==> flow/design.v <==
module ALSU(A, B, cin, serial_in, red_op_A, red_op_B, opcode, bypass_A, bypass_B, clk, rst, direction, leds, out);
parameter INPUT_PRIORITY = "A";
parameter FULL_ADDER = "ON";
input clk, rst, cin, red_op_A, red_op_B, bypass_A, bypass_B, direction, serial_in;
input [2:0] opcode;
input signed [2:0] A, B;
output reg [15:0] leds;
output reg [5:0] out;
reg cin_reg, red_op_A_reg, red_op_B_reg, bypass_A_reg, bypass_B_reg, direction_reg, serial_in_reg;
reg [2:0] opcode_reg, A_reg, B_reg;
wire invalid_red_op, invalid_opcode, invalid;
assign invalid_red_op = (red_op_A_reg | red_op_B_reg) & ((opcode_reg[1] | opcode_reg[2]));
assign invalid_opcode = opcode_reg[1] & opcode_reg[2];
assign invalid = invalid_red_op | invalid_opcode;
always @(posedge clk or posedge rst) begin
  if(rst) begin
     cin_reg <= 0;
     red_op_B_reg <= 0;
     red_op_A_reg <= 0;
     bypass_B_reg <= 0;
     bypass_A_reg <= 0;
     direction_reg <= 0;
     serial_in_reg <= 0;
     opcode_reg <= 0;
     A_reg <= 0;
     B_reg <= 0;
  end else begin
     cin_reg <= cin;
     red_op_B_reg <= red_op_B;
     red_op_A_reg <= red_op_A;
     bypass_B_reg <= bypass_B;
     bypass_A_reg <= bypass_A;
     direction_reg <= direction;
     serial_in_reg <= serial_in;
     opcode_reg <= opcode;
     A_reg <= A;
     B_reg <= B;
  end
end
always @(posedge clk or posedge rst) begin
  if(rst) begin
     leds <= 0;
  end else begin
      if ((invalid)&&(!(bypass_A_reg))&&(!(bypass_B_reg)))
        leds <= ~leds;
      else
        leds <= 0;
  end
end
always @(posedge clk or posedge rst) begin
  if(rst) begin
    out <= 0;
  end
  else begin
    if (bypass_A_reg && bypass_B_reg)
      out <= (INPUT_PRIORITY == "A")? A_reg: B_reg;
    else if (bypass_A_reg)
      out <= A_reg;
    else if (bypass_B_reg)
      out <= B_reg;
    else if (invalid) 
        out <= 0;
    else begin
        case (opcode_reg)
          3'h0: begin 
            if (red_op_A_reg && red_op_B_reg)
              out = (INPUT_PRIORITY == "A")? |A_reg: |B_reg;
            else if (red_op_A_reg) 
              out <= |A_reg;
            else if (red_op_B_reg)
              out <= |B_reg;
            else 
              out <= A_reg | B_reg;
          end
          3'h1: begin
            if (red_op_A_reg && red_op_B_reg)
              out <= (INPUT_PRIORITY == "A")? ^A_reg: ^B_reg;
            else if (red_op_A_reg) 
              out <= ^A_reg;
            else if (red_op_B_reg)
              out <= ^B_reg;
            else 
              out <= A_reg ^ B_reg;
          end
          3'h2: out <= (FULL_ADDER=="ON")? A_reg + B_reg+cin_reg :A_reg+B_reg;
          3'h3: out <= A_reg * B_reg;
          3'h4: begin
            if (direction_reg)
              out <= {out[4:0], serial_in_reg};
            else
              out <= {serial_in_reg, out[5:1]};
          end
          3'h5: begin
            if (direction_reg)
              out <= {out[4:0], out[5]};
            else
              out <= {out[0], out[5:1]};
          end
        endcase
    end 
  end
end
endmodule
Reports on ALSU
Tool output for the design above, in the order of the flow.
Lines are those of the file above, counted from 1.
Operators: Yosys type, input widths -> output width; for muxes data width and select width s.
Library cell names are shortened.
{"block": "design", "top": "ALSU", "clock_port": "clk", "cell_library": "sky130hd", "pvt_corner": "tt_025C_1v80"}

Word-level counts
Counts by Yosys on the flattened word-level netlist (proc, flatten, opt, wreduce; memories kept). Register bits leave out memories and registers merged into their read ports (data or address). Print and check cells are left out. Cells with the same type and inputs are merged into one.
{"block": "bits", "regBits": 38, "wordCells": 54}
{"block": "op_classes", "n_addsub": 2, "multipliers": 1, "equal": 5, "n_mux": 14, "bitwise": 8, "n_reduce_logical": 12}
{"block": "ops", "operator": "$pmux 6 s6", "n": 1}
{"block": "ops", "operator": "$mux 6", "n": 6}
{"block": "ops", "operator": "$mul 3x3->6", "n": 1}
{"block": "ops", "operator": "$mux 3", "n": 6}
{"block": "ops", "operator": "$not 16->16", "n": 1}
{"block": "ops", "operator": "$mux 16", "n": 1}
{"block": "ops", "operator": "$reduce_bool 10->1", "n": 1}
{"block": "ops", "operator": "$eq 3x2->1 const B", "n": 2}
{"block": "ops", "operator": "$eq 3x3->1 const B", "n": 2}
{"block": "ops", "operator": "$reduce_or 3->1", "n": 2}
{"block": "ops", "operator": "$reduce_xor 3->1", "n": 2}
{"block": "ops", "operator": "$add 4x1->5", "n": 1}
{"block": "ops", "operator": "$logic_and 1x1->1", "n": 4}
{"block": "ops", "operator": "$add 3x3->4", "n": 1}
{"block": "ops", "operator": "$or 1x1->1", "n": 3}
{"block": "ops", "operator": "$eq 3x1->1 const B", "n": 1}
{"block": "ops", "operator": "$or 3x3->3", "n": 1}
{"block": "ops", "operator": "$xor 3x3->3", "n": 1}
{"block": "ops", "operator": "$logic_not 3->1", "n": 1}
{"block": "ops", "operator": "$and 1x1->1", "n": 2}
{"block": "ops", "operator": "$logic_not 1->1", "n": 2}

Logic depth
Longest topological path by Yosys (ltp), each cell counted once; first at word level (registers and memories cut), then after technology mapping (sequential cells cut; the memories' decode and read muxes count).
{"block": "logic_depth", "word_depth": 9, "abc_area": 0, "depth_mapped": 9, "ltp_nobuf": 9}

Synthesis result
Source: synth_stat.txt of the flow (Yosys; design flattened, memories mapped). It holds for the ABC_AREA given above (unset counts as 0); a run with the other value may have another netlist.
Totals and module areas in this step are rounded.
{"block": "synth_totals", "cells": 173, "yosys_area_um2": 1900, "ffs": 38, "buffers": 6}
{"block": "types", "type": "dfrtp_1", "n": 38, "type_area_um2": 950.912}
{"block": "types", "type": "ha_1", "n": 15, "type_area_um2": 187.68}
{"block": "types", "type": "nor2_1", "n": 30, "type_area_um2": 112.608}
{"block": "types", "type": "fa_1", "n": 3, "type_area_um2": 60.058}
{"block": "types", "type": "xnor2_1", "n": 5, "type_area_um2": 43.792}
{"block": "types", "type": "mux2i_1", "n": 4, "type_area_um2": 40.038}
{"block": "types", "type": "nor2b_1", "n": 6, "type_area_um2": 37.536}
{"block": "types", "type": "inv_1", "n": 9, "type_area_um2": 33.782}
{"block": "types", "type": "nand2_1", "n": 9, "type_area_um2": 33.782}
{"block": "types", "type": "a21oi_1", "n": 6, "type_area_um2": 30.029}
{"block": "types", "type": "o22a_1", "n": 3, "type_area_um2": 26.275}
{"block": "types", "type": "buf_2", "n": 5, "type_area_um2": 25.024}
{"block": "types", "type": "a22oi_1", "n": 3, "type_area_um2": 22.522}
{"block": "types", "type": "mux2_2", "n": 2, "type_area_um2": 22.522}
{"block": "types", "type": "nand2b_1", "n": 3, "type_area_um2": 18.768}
{"block": "types", "type": "o22ai_1", "n": 3, "type_area_um2": 18.768}
{"block": "types", "type": "a21o_1", "n": 2, "type_area_um2": 15.014}
{"block": "types", "type": "o21ai_0", "n": 3, "type_area_um2": 15.014}
Other cell types: 20; their cells: 24.

Path before layout
OpenSTA on the mapped netlist: ideal clock, no wires. The path of least setup slack (recovery checks aside). Input and output delay are each 20% of the period. Register names are those of the netlist, which keeps one name where synthesis merged equal registers.
{"block": "synth_path", "path_kind": "flip-flop to flip-flop", "start": "reg A_reg[1]", "end": "reg out[3]", "period_ns": 2.61, "setup_ns": 0.072, "launch_ns": 0.000, "arrival_ns": 2.104, "t_required_ns": 2.538, "path_slack_ns": 0.434, "path_delay_ns": 2.176, "stages": 9, "path_buffers": 0, "synth_period_reached_ns": 2.176}
"path_delay_ns" is the arrival time less input delay plus setup time.
"stages": output pins that drive a net of the path, with the launching flip-flop's if there is one; two outputs of one cell count as two.
"synth_period_reached_ns" is the clock period less the worst setup slack; recovery checks do not enter. This is arithmetic on one report: input and output delays are still those of the set period (20% each).
The rows between start and end are the longest chain of elaborated cells between them; the timing report does not say that the signal goes this way. Where chains are equally long, one stands for them.
A line is the first line of the expression or statement that the cell stems from. Yosys adds cells for indexed reads and writes and turns some case tables into memories.
At most two assigning lines are given for a register; there are more.
{"block": "synth_between", "cell_sequence": "dfrtp_1 ha_1 xnor2_1 ha_1 ha_1 fa_1 nor2b_1 o32a_1 nor2_1", "elab_chain_len": 7}
{"block": "synth_lines", "item": "from (decl)", "line_no": 10, "rtl": "reg [2:0] opcode_reg, A_reg, B_reg;"}
{"block": "synth_lines", "item": "from (assign)", "line_no": 25, "rtl": "A_reg <= 0;"}
{"block": "synth_lines", "item": "from (assign)", "line_no": 36, "rtl": "A_reg <= A;"}
{"block": "synth_lines", "item": "$add 3x3->4", "line_no": 85, "rtl": "3'h2: out <= (FULL_ADDER==\"ON\")? A_reg + B_reg+cin_reg :A_reg+B_reg;"}
{"block": "synth_lines", "item": "$add 4x1->5", "line_no": 85}
{"block": "synth_lines", "item": "$pmux 6 s6", "line_no": 64, "rtl": "case (opcode_reg)"}
{"block": "synth_lines", "item": "$mux 6", "line_no": 61, "rtl": "else if (invalid)"}
{"block": "synth_lines", "item": "$mux 6", "line_no": 59, "rtl": "else if (bypass_B_reg)"}
{"block": "synth_lines", "item": "$mux 6", "line_no": 57, "rtl": "else if (bypass_A_reg)"}
{"block": "synth_lines", "item": "$mux 6", "line_no": 55, "rtl": "if (bypass_A_reg && bypass_B_reg)"}
{"block": "synth_lines", "item": "to (assign)", "line_no": 56, "rtl": "out <= (INPUT_PRIORITY == \"A\")? A_reg: B_reg;"}
{"block": "synth_lines", "item": "to (assign)", "line_no": 58, "rtl": "out <= A_reg;"}
{"block": "synth_lines", "item": "to (decl)", "line_no": 8, "rtl": "output reg [5:0] out;"}

Path in the finished layout
Path of least setup slack in the final report of record 2 (OpenROAD, finished layout, wires in). Where an end is a register, its clock arrival counts in the times.
{"block": "layout_path", "path_kind": "flip-flop to flip-flop", "start": "reg A_reg[1]", "end": "reg out[3]", "period_ns": 2.25, "setup_ns": 0.07, "launch_ns": 0.27, "arrival_ns": 2.38, "t_required_ns": 2.46, "path_slack_ns": 0.08, "stages": 9, "path_buffers": 0}
The rows between start and end are the longest chain of elaborated cells between them; the timing report does not say that the signal goes this way. Where chains are equally long, one stands for them.
At most two assigning lines are given for a register; there are more.
{"block": "layout_between", "cell_sequence": "dfrtp_1 ha_1 xnor2_1 ha_1 ha_2 fa_1 nor2b_1 o32a_1 nor2_1", "elab_chain_len": 7}
{"block": "layout_lines", "item": "from (decl)", "line_no": 10, "rtl": "reg [2:0] opcode_reg, A_reg, B_reg;"}
{"block": "layout_lines", "item": "from (assign)", "line_no": 25, "rtl": "A_reg <= 0;"}
{"block": "layout_lines", "item": "from (assign)", "line_no": 36, "rtl": "A_reg <= A;"}
{"block": "layout_lines", "item": "$add 3x3->4", "line_no": 85, "rtl": "3'h2: out <= (FULL_ADDER==\"ON\")? A_reg + B_reg+cin_reg :A_reg+B_reg;"}
{"block": "layout_lines", "item": "$add 4x1->5", "line_no": 85}
{"block": "layout_lines", "item": "$pmux 6 s6", "line_no": 64, "rtl": "case (opcode_reg)"}
{"block": "layout_lines", "item": "$mux 6", "line_no": 61, "rtl": "else if (invalid)"}
{"block": "layout_lines", "item": "$mux 6", "line_no": 59, "rtl": "else if (bypass_B_reg)"}
{"block": "layout_lines", "item": "$mux 6", "line_no": 57, "rtl": "else if (bypass_A_reg)"}
{"block": "layout_lines", "item": "$mux 6", "line_no": 55, "rtl": "if (bypass_A_reg && bypass_B_reg)"}
{"block": "layout_lines", "item": "to (assign)", "line_no": 56, "rtl": "out <= (INPUT_PRIORITY == \"A\")? A_reg: B_reg;"}
{"block": "layout_lines", "item": "to (assign)", "line_no": 58, "rtl": "out <= A_reg;"}
{"block": "layout_lines", "item": "to (decl)", "line_no": 8, "rtl": "output reg [5:0] out;"}

Appendix: measured runs

Record of 2 stored runs of the RTL-to-layout flow on ALSU, platform sky130hd. The runs are unordered. Constraints: input delay and output delay 20% of the set period each, output load 0.01 pF.
"achieved_clock_period_ns" means the clock period less the worst setup slack. The figure is calculated, with input and output delays left at 20% of the set period.
"worstPathTime_ns" = time allowed to the worst setup path (clock period - input delay - output delay, where it has them) - its slack; a late launch clock adds to it, a late capture clock takes from it.
"total_power_mw" is the tool's figure for a default switching activity; nothing was simulated.
Results are given in rounded form.

Record 1
==> flow/run.sh <==
#!/bin/bash
# the make line also repeats the synthesis and layout settings of config.mk as NAME=value (left out here)
make -C /OpenROAD-flow-scripts/flow DESIGN_CONFIG=/design/flow/config.mk WORK_HOME=/design/flow/orfs CLKGATE_MAP_FILE= finish
==> flow/config.mk <==
export PLATFORM = sky130hd
export DESIGN_NAME = ALSU
export DESIGN_NICKNAME = ALSU
export VERILOG_FILES = /design/flow/design.v
export SDC_FILE = /design/flow/constraint.sdc
export NUM_CORES = 4
export LEC_CHECK = 0
export ABC_AREA = 1
export CAP_MARGIN = 20
export CELL_PAD_IN_SITES_GLOBAL_PLACEMENT = 3
export CORE_ASPECT_RATIO = 1.01
export CORE_MARGIN = 2
export CORE_UTILIZATION = 65
export GPL_TIMING_DRIVEN = 0
export HOLD_SLACK_MARGIN = 0.2
export PLACE_DENSITY = 0.55
export SETUP_SLACK_MARGIN = 0.52
export SLEW_MARGIN = 0
==> flow/constraint.sdc <==
create_clock -name core_clock -period 2.09 [get_ports {clk}]
set_input_delay 0.4180 -clock core_clock [delete_from_list [all_inputs] [get_ports {clk}]]
set_output_delay 0.4180 -clock core_clock [all_outputs]
set_load 0.01 [all_outputs]

==> results of record 1, as JSON <==
{
  "outcome": "did not finish, placement stopped with GPL-0301"
}

Record 2
==> flow/run.sh <==
#!/bin/bash
# the make line also repeats the synthesis and layout settings of config.mk as NAME=value (left out here)
make -C /OpenROAD-flow-scripts/flow DESIGN_CONFIG=/design/flow/config.mk WORK_HOME=/design/flow/orfs CLKGATE_MAP_FILE= finish
==> flow/config.mk <==
export PLATFORM = sky130hd
export DESIGN_NAME = ALSU
export DESIGN_NICKNAME = ALSU
export VERILOG_FILES = /design/flow/design.v
export SDC_FILE = /design/flow/constraint.sdc
export NUM_CORES = 4
export LEC_CHECK = 0
export ABC_AREA = 0
export CAP_MARGIN = 20
export CORE_ASPECT_RATIO = 1.65
export CORE_MARGIN = 7
export CORE_UTILIZATION = 31
export GPL_ROUTABILITY_DRIVEN = 1
export MAX_ROUTING_LAYER = met5
export MIN_ROUTING_LAYER = met1
export PLACE_DENSITY_LB_ADDON = 0.08
export SLEW_MARGIN = 5
export TNS_END_PERCENT = 90
==> flow/constraint.sdc <==
create_clock -name core_clock -period 2.25 [get_ports {clk}]
set_input_delay 0.4500 -clock core_clock [delete_from_list [all_inputs] [get_ports {clk}]]
set_output_delay 0.4500 -clock core_clock [all_outputs]
set_load 0.01 [all_outputs]

==> results of record 2, as JSON <==
{
  "post_synth_area_um2": 1900,
  "dieArea_um2": 8500,
  "fin_util_frac": 0.42,
  "setup_ws_ns": 0.077,
  "fin_hold_ws_ns": 0.43,
  "total_power_mw": 1.5,
  "achieved_clock_period_ns": 2.173,
  "worstPathTime_ns": 2.17,
  "worst_setup_path_type": "flip-flop to flip-flop"
}
