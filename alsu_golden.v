==> flow/design.v <==
module ALSUg (clk,rst,A,B,cin,serial_in,red_op_A,red_op_B,opcode,bypass_A,bypass_B,direction,leds,out);
parameter INPUT_PRIORITY="A";
parameter FULL_ADDER="ON";
input clk,rst,cin,serial_in,red_op_A,red_op_B,bypass_A,bypass_B,direction;
input [2:0] A,B,opcode;
output [15:0] leds;
output [5:0] out;
reg cin_ff,serial_in_ff,red_op_A_ff,red_op_B_ff,bypass_A_ff,bypass_B_ff,direction_ff;
reg [2:0] A_ff,B_ff,opcode_ff;
reg [15:0] leds_tmp;
reg [5:0] out_tmp;
always @(posedge clk or posedge rst) begin
    if(rst) begin
    A_ff<=0;
    end 
    else begin
    A_ff<=A;
    end
end  
always @(posedge clk or posedge rst) begin
     if(rst) begin
    B_ff<=0;
    end 
    else begin
    B_ff<=B;
    end
end 
always @(posedge clk or posedge rst ) begin
     if(rst) begin
    opcode_ff<=0;
    end 
    else begin
    opcode_ff<=opcode;
    end
end 
always @(posedge clk or posedge rst) begin
    if(rst) begin
    cin_ff<=0;
    end 
    else begin
    cin_ff<=cin;
    end
end 
always @(posedge clk or posedge rst) begin
     if(rst) begin
    serial_in_ff<=0;
    end 
    else begin
    serial_in_ff<=serial_in;
    end
end 
always @(posedge clk or posedge rst) begin
     if(rst) begin
    red_op_A_ff<=0;
    end 
    else begin
    red_op_A_ff<=red_op_A;
    end
end 
always @(posedge clk or posedge rst) begin
     if(rst) begin
    red_op_B_ff<=0;
    end 
    else begin
    red_op_B_ff<=red_op_B;
    end
end 
always @(posedge clk or posedge rst) begin
     if(rst) begin
   bypass_A_ff<=0;
    end 
    else begin
    bypass_A_ff<=bypass_A;
    end
end 
always @(posedge clk or posedge rst) begin
     if(rst) begin
    bypass_B_ff<=0;
    end 
    else begin
    bypass_B_ff<=bypass_B;
    end
end 
always @(posedge clk or posedge rst) begin
    if(rst) begin
    direction_ff<=0;
    end 
    else begin
    direction_ff<=direction;
    end
end 
always @(posedge clk or posedge rst) begin
    if(rst)begin
        out_tmp<=0;
        leds_tmp<=0;
    end
    else if((bypass_A_ff&&!bypass_B_ff)||(bypass_A_ff&&(INPUT_PRIORITY=="A")))begin
        out_tmp<=A_ff;
        leds_tmp<=0;
    end 
    else if((bypass_B_ff&&!bypass_A_ff)||(bypass_B_ff&&(INPUT_PRIORITY=="B")))begin
        out_tmp<=B_ff;
        leds_tmp<=0;
    end
    else if(((red_op_A_ff | red_op_B_ff) & ((opcode_ff[1] | opcode_ff[2])))||(opcode_ff==3'b110)||(opcode_ff==3'b111)) begin
        out_tmp<=0;
        leds_tmp<=(~(leds_tmp));
    end
    else begin
        casex ({opcode_ff,red_op_A_ff,red_op_B_ff})
        5'b00000:begin
            out_tmp<=A_ff|B_ff;
            leds_tmp<=0;
        end
        5'b00010:begin
            out_tmp<=|A_ff;
            leds_tmp<=0;
        end
        5'b00001:begin
            out_tmp<=|B_ff;
            leds_tmp<=0;
        end
        5'b00011:begin
            if(INPUT_PRIORITY=="A")begin
                out_tmp<=|A_ff;
                leds_tmp<=0;
            end
            else if(INPUT_PRIORITY=="B") begin
                out_tmp<=|B_ff;
                leds_tmp<=0; 
            end
        end
        5'b00100:begin
            out_tmp<=A_ff^B_ff;
            leds_tmp<=0;
        end
        5'b00110:begin
            out_tmp<=^A_ff;
            leds_tmp<=0;
        end
        5'b00101:begin
            out_tmp<=^B_ff;
            leds_tmp<=0;
        end
        5'b00111:begin
             if(INPUT_PRIORITY=="A")begin
                out_tmp<=^A_ff;
                leds_tmp<=0;
            end
            else if(INPUT_PRIORITY=="B") begin
                out_tmp<=^B_ff;
                leds_tmp<=0; 
            end
        end
        5'b010xx:begin
            if(FULL_ADDER=="ON") begin
                out_tmp<=A_ff+B_ff+cin_ff;
            end
            else if (FULL_ADDER=="OFF") begin
                out_tmp<=A_ff+B_ff;
            end
            leds_tmp<=0;
        end
        5'b011xx:begin
            out_tmp<=A_ff*B_ff;
            leds_tmp<=0;
        end
        5'b100xx:begin
            if(direction_ff)begin
                out_tmp<={out_tmp[4:0],serial_in_ff};
            end
            else begin
                out_tmp<={serial_in_ff,out_tmp[5:1]};
            end
            leds_tmp<=0;
        end
        5'b101xx:begin
            if(direction_ff)begin
                out_tmp<={out_tmp[4:0],out_tmp[5]};
            end
            else begin
                out_tmp<={out_tmp[0],out_tmp[5:1]};
            end
            leds_tmp<=0;
        end
        endcase
    end
end
assign out=out_tmp;
assign leds=leds_tmp;
endmodule 
# Step by step through the tools: ALSUg
# What the tools print for ALSUg, step after step.
# Line numbers count from 1 in the design file above.
# Operators: Yosys type, input widths -> output width; for muxes data width and select width s.
# Library cell names are shortened.
# A cell with n/a has no value.
# setup
top_module	ALSUg
clk_port	clk
library	sky130hd
pvt_corner	tt_025C_1v80

# Word-level counts
# Yosys after proc, flatten, opt, wreduce and memory -nomap, before mapping. Memory bits, and registers merged into a memory's read port (data or address), are not among the register bits. Print and check cells are not counted. Equal cells are merged and count once.
# bits
in_bits	18
ff_bits	38
wordCells	61
# op_classes
mux	10
n_reduce_logical	17
n_logic	6
equal	13
mul	1
addsub	2
# ops
operator	n
$mux 16	4
$pmux 6 s10	1
$mux 6	5
$eq 5x3->1 const B	4
$mul 3x3->6	1
$not 16->16	1
$reduce_bool 13->1	1
$reduce_or 12->1	1
$eq 3x3->1 const B	4
$eq 5x2->1 const B	2
$eq 3x2->1 const B	2
$reduce_or 3->1	2
$reduce_xor 3->1	2
$add 4x1->5	1
$eq 5x1->1 const B	1
$logic_not 5->1	1
$reduce_or 2->1	2
$add 3x3->4	1
$reduce_bool 4->1	1
$logic_or 1x1->1	3
$or 3x3->3	1
$xor 3x3->3	1
$or 1x1->1	2
$logic_and 1x1->1	2
$logic_not 1->1	2
$and 1x1->1	1

# Logic depth
# Longest topological path by Yosys (ltp), each cell counted once; first at word level (registers and memories cut), then after technology mapping (sequential cells cut; the memories' decode and read muxes count).
# logic_depth
depth_word	7
ABC_AREA	0
mapped_depth	9
depth_no_buf	9

# After synthesis
# Source: synth_stat.txt of the flow (Yosys; design flattened, memories mapped). It holds for the ABC_AREA given above (unset counts as 0); a run with the other value may have another netlist.
# The area totals of this step are shown rounded.
# mapped
flip_flops	38
sequential_area_mm2	0.00095
area_mm2	0.0019
stdcells	165
# types
cell	n	area_total_um2
dfrtp_1	38	950.912
ha_1	15	187.68
nor2_1	24	90.086
mux2i_1	8	80.077
fa_1	3	60.058
nand2_1	11	41.29
a21oi_1	8	40.038
a221oi_2	2	30.029
inv_1	8	30.029
xnor2_1	3	26.275
o21ai_0	5	25.024
a211oi_1	3	22.522
o31ai_4	1	21.27
xor2_1	2	17.517
a21bo_4	1	16.266
a21o_1	2	15.014
buf_2	3	15.014
and2_1	2	12.512
# Not listed: further types 21, cells in them 26.

# Path before layout
# OpenSTA on the mapped netlist: ideal clock, no wires. The path of least setup slack (recovery checks aside). Input and output delay are each 20% of the period. Register names are those of the netlist, which keeps one name where synthesis merged equal registers.
# synth_path
path_kind	register -> register
startpoint	register A_ff[1]
endpoint	register out_tmp[3]
arrival_ps	2044
launch_ps	0
delay_ps	2145
n_path_buf	0
path_slack_ps	895
driving_pins	10
setup_ps	101
t_required_ps	2939
clock_period_ps	3040
synth_period_reached_ps	2145
# "delay_ps" = arrival - input delay + setup time.
# "driving_pins": output pins that drive a net of the path, with the launching flip-flop's if there is one; two outputs of one cell count as two.
# "synth_period_reached_ps" = period - worst setup slack (recovery checks aside). The figure is calculated, with input and output delays left at 20% of the set period.
# The rows between start and end are the longest chain of elaborated cells between them; the timing report does not say that the signal goes this way. Where chains are equally long, one stands for them.
# Each line given opens the expression or statement behind the cell; cells for indexed reads and writes are added by Yosys, which also makes memories of some case tables.
# A register here has more assigning lines than the two given.
# synth_between
path_cell_list	dfrtp_1 ha_1 xnor2_1 ha_1 ha_1 fa_1 nand2_1 o21ai_0 a31oi_1 nor4_1
elab_chain_len	6
cells_between	7
cone_lines	6
# synth_rtl
item	line_no	source
start: declaration	9	reg [2:0] A_ff,B_ff,opcode_ff;
start: assignment	14	A_ff<=0;
start: assignment	17	A_ff<=A;
$add 3x3->4	157	out_tmp<=A_ff+B_ff+cin_ff;
$add 4x1->5	157
$pmux 6 s10	110	casex ({opcode_ff,red_op_A_ff,red_op_B_ff})
$mux 6	105	else if(((red_op_A_ff | red_op_B_ff) & ((opcode_ff[1] | opcode_ff[2])))||(opcode_ff==3'b110)||(opcode_ff==3'b1 ...
$mux 6	101	else if((bypass_B_ff&&!bypass_A_ff)||(bypass_B_ff&&(INPUT_PRIORITY=="B")))begin
$mux 6	97	else if((bypass_A_ff&&!bypass_B_ff)||(bypass_A_ff&&(INPUT_PRIORITY=="A")))begin
end: assignment	98	out_tmp<=A_ff;
end: assignment	102	out_tmp<=B_ff;
end: declaration	11	reg [5:0] out_tmp;

# Worst path after layout
# From the final timing report of run 1: the path of least setup slack in the routed layout; clock arrival at registers is part of the times.
# The path's times are printed in steps of 10 ps; the period is the one set.
# layout_path
path_kind	register -> register
startpoint	register B_ff[1]
endpoint	register out_tmp[3]
t_required_ps	2510
driving_pins	10
n_path_buf	0
arrival_ps	2400
path_slack_ps	110
clock_period_ps	2340
setup_ps	100
launch_ps	280
# The rows between start and end are the longest chain of elaborated cells between them; the timing report does not say that the signal goes this way. Where chains are equally long, one stands for them.
# A register here has more assigning lines than the two given.
# layout_between
path_cell_list	dfrtp_1 ha_2 xnor2_2 ha_1 ha_2 fa_1 nand2_1 o21ai_1 a31oi_1 nor4_1
elab_chain_len	6
cells_between	7
cone_lines	6
# layout_rtl
item	line_no	source
start: declaration	9	reg [2:0] A_ff,B_ff,opcode_ff;
start: assignment	22	B_ff<=0;
start: assignment	25	B_ff<=B;
$add 3x3->4	157	out_tmp<=A_ff+B_ff+cin_ff;
$add 4x1->5	157
$pmux 6 s10	110	casex ({opcode_ff,red_op_A_ff,red_op_B_ff})
$mux 6	105	else if(((red_op_A_ff | red_op_B_ff) & ((opcode_ff[1] | opcode_ff[2])))||(opcode_ff==3'b110)||(opcode_ff==3'b1 ...
$mux 6	101	else if((bypass_B_ff&&!bypass_A_ff)||(bypass_B_ff&&(INPUT_PRIORITY=="B")))begin
$mux 6	97	else if((bypass_A_ff&&!bypass_B_ff)||(bypass_A_ff&&(INPUT_PRIORITY=="A")))begin
end: assignment	98	out_tmp<=A_ff;
end: assignment	102	out_tmp<=B_ff;
end: declaration	11	reg [5:0] out_tmp;

# Measured data: module ALSUg, platform sky130hd, 2 stored runs of the flow under differing settings, order arbitrary. Input and output delays are each 20% of the period that was set; the output load is 0.01 pF.
# "achieved_clock_period_ps" is the run's clock period less its worst setup slack. It is reckoned from that one timing run; input and output delays stay at 20% of the period that was set.
# "worst_path_time_ps" is the time allowed to the run's worst setup path (the clock period less input and output delay, where it has them) less its slack. Clock arrival times count: a late capture clock shortens it, a late launch clock lengthens it.
# By "fin_power_mw" is meant OpenSTA's value without simulated activity: inputs other than the clock are taken to toggle once in ten clock periods, and the tool carries that through the logic.
# "worst_path_time_ps" is given in steps of 10 ps.
# The measured numbers are rounded.
# A setting shown as -- is not set for that run.
name,run 1,run 2
period_ns,2.34,4.28
CAP_MARGIN,20,20
CORE_MARGIN,2,6
CORE_UTILIZATION,40,45
SLEW_MARGIN,20,0
MIN_ROUTING_LAYER,--,met2
final_hold_ws_ps,420,420
fin_power_mw,1.4,0.76
worst_path_time_ps,2230,2350
critical_path_type,register -> register,register -> register
final_setup_tns_ps,0,0
yosys.chip_area_mm2,0.0019,0.0019
post_route_stdcell_area_mm2,0.0024,0.0024
die_mm2,0.0052,0.0058
achieved_clock_period_ps,2230,2350
layout_utilization_pct,55,62
setup_worst_slack_ps,110,1900
